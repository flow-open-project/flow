==> flow/design.v <==
module cim_cell #(
    parameter DATA_WIDTH = 9,
) (
    clk,
    rst_n,
    en,
    sel_cell,  
    write_en,
    data_line,
    data_line_n,
    mac_result_out,
    out_data_valid,  
);
  input clk;
  input rst_n;
  input sel_cell;
  input en;
  input write_en;
  input [DATA_WIDTH-1 : 0] data_line;
  input [DATA_WIDTH-1 : 0] data_line_n;
  output reg [2*(DATA_WIDTH-1)-1 : 0] mac_result_out;  
  output reg out_data_valid;
  wire [DATA_WIDTH-2 : 0] weight;
  wire metadata_bit;
  wire [DATA_WIDTH-2 : 0] activation;
  wire [DATA_WIDTH-1 : 0] read_out;
  cim_mem_cell #(.DATA_WIDTH(DATA_WIDTH))
  cim_mem_cell_inst(
    .clk(clk),
    .rst_n(rst_n),
    .en(en),
    .write_en(write_en),
    .data_line(data_line),
    .read_out(read_out)
  );
  assign metadata_bit = read_out[0];  
  assign weight = read_out[DATA_WIDTH-1:1];  
  assign activation = metadata_bit == 0 ? data_line[DATA_WIDTH-1:1] : data_line_n[DATA_WIDTH-1:1];
  always @(posedge clk) begin
    if(en == 1) begin
        if (sel_cell == 1) begin
            mac_result_out <= weight * activation;
            out_data_valid <= 1;
        end
        else
            mac_result_out <= {2*(DATA_WIDTH-1){1'b0}};
            out_data_valid <= 0;
    end
    else begin
        mac_result_out <= {2*(DATA_WIDTH-1){1'b0}};
        out_data_valid <= 0;
    end
  end
endmodule
module cim_mem_cell #(
    parameter DATA_WIDTH = 9,  
) (
    clk,
    rst_n,
    en,
    write_en,
    data_line,
    read_out 
);
  input clk;
  input rst_n;
  input en;
  input write_en;
  input [DATA_WIDTH-1 : 0] data_line;
  output reg [DATA_WIDTH-1 : 0] read_out;
  reg [DATA_WIDTH-1 : 0] weight_ram;
  initial begin
    weight_ram = {DATA_WIDTH{1'b0}};
  end
  always @(posedge clk) begin
    if(en == 1 && rst_n == 1) begin
        read_out <= weight_ram;
        if(write_en) begin
            weight_ram <= data_line;
        end
    end
    else
        read_out <= {DATA_WIDTH{1'b0}};
  end
endmodule
# == Reports on cim_cell ==
# The steps from the RTL of cim_cell to its reports follow in flow order.
# Lines are those of the file above, counted from 1.
# Operators: Yosys type, input widths -> output width; for muxes data width and select width s.
# Library cell names are shortened.
# Not given: -
# design
top,cim_cell
clock_port,clk
library,sky130hd
lib_corner,tt_025C_1v80

# == Word-level counts ==
# Counts by Yosys on the flattened word-level netlist (proc, flatten, opt, wreduce; memories kept). Register bits leave out memories and registers merged into their read ports (data or address); mux counts leave out enables and synchronous resets folded into registers. Print and check cells are left out. Cells with the same type and inputs are merged into one.
# classes
mul,1
muxes,1
reduce_logical,3
# ops
op,count
$mul 8x8->16,1
$mux 8,1
$reduce_and 2->1,2
$logic_and 1x1->1,1
# bits
reg_bits,34
in_bits,23
word_cells,8

# == Logic depth ==
# Yosys ltp: most cells in a row. Word level: on the elaborated netlist, between registers, memories and ports. Mapped: between sequential cells and ports; inverters and the memories' decode and read muxes count.
# depth
depth_word,2
abc_area,0
mapped_depth,18

# == Synthesis result ==
# Source: synth_stat.txt of the flow (Yosys; design flattened, memories mapped). It holds for the ABC_AREA given above (unset counts as 0); a run with the other value may have another netlist.
# The area totals of this step are shown rounded.
# types
cell_type,count
fa_1,36
dfxtp_1,25
ha_1,36
edfxtp_1,9
nor2b_1,35
inv_1,49
and2_1,13
and3_1,13
nand2_1,17
mux2i_1,5
a21o_1,6
a21oi_1,9
nand2b_1,6
nand3_1,7
nor3_1,7
mux2_2,3
o21a_1,4
nor2_1,7
# Other cell types: 21; their cells: 32.
# synth_totals
cell_count,319
yosys_area_um2,3200
sequential_area_um2,770
ff_cells,34
# By module: a second synthesis without flattening, with its own total; a netlist apart from the flattened one above.
# unflattened
hier_cells,324
area_unflattened_um2,3200
# Each row is one instance without its submodules.
# modules
mod,instances,cells,mod_area_um2,seq_area_um2
cim_cell,1,296,2700,320
cim_mem_cell (DATA_WIDTH=9),1,28,510,450

# == Worst setup path after synthesis ==
# Source: OpenSTA report_checks on the synthesized netlist (no wires, ideal clock, input and output delay 20% of the period each), path of least setup slack; recovery checks are left aside. Register names are those of the netlist, which keeps one name where synthesis merged equal registers.
# synth_timing
kind,input to register
from,in data_line_n[5]
to,reg mac_result_out[14]
period_ns,5.26
input_delay_ns,1.052
t_first_pin_ns,1.052
t_arrival_ns,4.960
t_required_ns,5.131
path_slack_ns,0.172
delay_ns,4.037
path_stages,16
synth_period_reached_ns,5.088
# "delay_ns" is the arrival time less input delay plus setup time.
# "path_stages" counts driving pins, that of a launching flip-flop among them; a cell with two outputs on the path counts twice.
# "synth_period_reached_ns" is the clock period less the worst setup slack; recovery checks do not enter. This is arithmetic on one report: input and output delays are still those of the set period (20% each).
# The rows between start and end are the longest chain of elaborated cells between them; the timing report does not say that the signal goes this way. Where chains are equally long, one stands for them.
# Each line given opens the expression or statement behind the cell; cells for indexed reads and writes are added by Yosys, which also makes memories of some case tables.
# At most two assigning lines are given for a register; there are more.
# synth_via
path_cell_list,mux2i_1 > nor2b_1 > fa_1 > inv_1 > fa_1 > inv_1 > fa_1 > inv_1 > fa_1 > inv_1 > ha_1 > and2_1 > a221oi_2 > a21oi_1 > nor3_1 > nor3b_2
elab_chain_len,2
cone_cells,2
cone_lines,2
# synth_lines
item,line_no,text
from (decl),20,input [DATA_WIDTH-1 : 0] data_line_n;
$mux 8,38,assign activation = metadata_bit == 0 ? data_line[DATA_WIDTH-1:1] : data_line_n[DATA_WIDTH-1:1];
$mul 8x8->16,42,mac_result_out <= weight * activation;
to (assign),42,
to (assign),46,mac_result_out <= {2*(DATA_WIDTH-1){1'b0}};
to (decl),21,output reg [2*(DATA_WIDTH-1)-1 : 0] mac_result_out;

# == Timing after layout ==
# Path of least setup slack in the final report of job 1 (OpenROAD, finished layout, wires in). Where an end is a register, its clock arrival counts in the times.
# layout_timing
kind,input to register
from,in data_line[3]
to,reg mac_result_out[12]
period_ns,6.82
input_delay_ns,1.36
t_first_pin_ns,1.36
t_arrival_ns,6.22
t_required_ns,6.98
path_slack_ns,0.77
path_stages,17
# The rows between start and end are the longest chain of elaborated cells between them; the timing report does not say that the signal goes this way. Where chains are equally long, one stands for them.
# At most two assigning lines are given for a register; there are more.
# layout_via
path_cell_list,clkdlybuf4s50_1 > mux2i_1 > nor2b_1 > fa_1 > inv_1 > fa_1 > inv_1 > fa_1 > inv_1 > fa_1 > inv_1 > ha_1 > and2_1 > a221oi_2 > a21oi_1 > nor3_1 > nor3b_2
elab_chain_len,2
cone_cells,2
cone_lines,2
# layout_lines
item,line_no,text
from (decl),19,input [DATA_WIDTH-1 : 0] data_line;
$mux 8,38,assign activation = metadata_bit == 0 ? data_line[DATA_WIDTH-1:1] : data_line_n[DATA_WIDTH-1:1];
$mul 8x8->16,42,mac_result_out <= weight * activation;
to (assign),42,
to (assign),46,mac_result_out <= {2*(DATA_WIDTH-1){1'b0}};
to (decl),21,output reg [2*(DATA_WIDTH-1)-1 : 0] mac_result_out;

Add stored flow runs of cim_cell

Record of 2 stored runs of the RTL-to-layout flow on cim_cell, platform sky130hd. The runs are unordered. Constraints: input delay and output delay 20% of the set period each, output load 0.01 pF.
By "achievedPeriod_ns" is meant the clock period of the run minus its worst setup slack. This is arithmetic on one report: input and output delays are still those of the set period (20% each).
The measured numbers are rounded.

Job 1, flow files:
==> flow/run.sh <==
#!/bin/bash
# the make line also repeats the synthesis and layout settings of config.mk as NAME=value (left out here)
make -C /OpenROAD-flow-scripts/flow DESIGN_CONFIG=/design/flow/config.mk WORK_HOME=/design/flow/orfs CLKGATE_MAP_FILE= finish
==> flow/config.mk <==
export PLATFORM = sky130hd
export DESIGN_NAME = cim_cell
export DESIGN_NICKNAME = cim_cell
export VERILOG_FILES = /design/flow/design.v
export SDC_FILE = /design/flow/constraint.sdc
export NUM_CORES = 4
export LEC_CHECK = 0
export ABC_AREA = 0
export CAP_MARGIN = 35
export CELL_PAD_IN_SITES_DETAIL_PLACEMENT = 1
export CORE_ASPECT_RATIO = 0.69
export CORE_MARGIN = 4
export CORE_UTILIZATION = 18
export CTS_CLUSTER_DIAMETER = 204
export CTS_CLUSTER_SIZE = 86
export GPL_ROUTABILITY_DRIVEN = 1
export MIN_ROUTING_LAYER = met2
export SLEW_MARGIN = 20
export TNS_END_PERCENT = 25
==> flow/constraint.sdc <==
create_clock -name core_clock -period 6.82 [get_ports {clk}]
set_input_delay 1.3640 -clock core_clock [delete_from_list [all_inputs] [get_ports {clk}]]
set_output_delay 1.3640 -clock core_clock [all_outputs]
set_load 0.01 [all_outputs]

==> results of job 1, as CSV <==
result,value
synth_chip_area_um2,3200
die_footprint_um2,20000
final_stdcell_area_um2,4000
post_route_util_frac,0.24
ws_setup_ns,0.77
timing.hold.ws_ns,0.47
achievedPeriod_ns,6.050

Job 2, flow files:
==> flow/run.sh <==
#!/bin/bash
# the make line also repeats the synthesis and layout settings of config.mk as NAME=value (left out here)
make -C /OpenROAD-flow-scripts/flow DESIGN_CONFIG=/design/flow/config.mk WORK_HOME=/design/flow/orfs CLKGATE_MAP_FILE= finish
==> flow/config.mk <==
export PLATFORM = sky130hd
export DESIGN_NAME = cim_cell
export DESIGN_NICKNAME = cim_cell
export VERILOG_FILES = /design/flow/design.v
export SDC_FILE = /design/flow/constraint.sdc
export NUM_CORES = 4
export LEC_CHECK = 0
export CAP_MARGIN = 20
export CORE_MARGIN = 2
export CORE_UTILIZATION = 46
export SLEW_MARGIN = 20
==> flow/constraint.sdc <==
create_clock -name core_clock -period 6.03 [get_ports {clk}]
set_input_delay 1.2060 -clock core_clock [delete_from_list [all_inputs] [get_ports {clk}]]
set_output_delay 1.2060 -clock core_clock [all_outputs]
set_load 0.01 [all_outputs]

==> results of job 2, as CSV <==
result,value
synth_chip_area_um2,3200
die_footprint_um2,7500
final_stdcell_area_um2,3900
post_route_util_frac,0.58
ws_setup_ns,0.51
timing.hold.ws_ns,0.48
achievedPeriod_ns,5.519
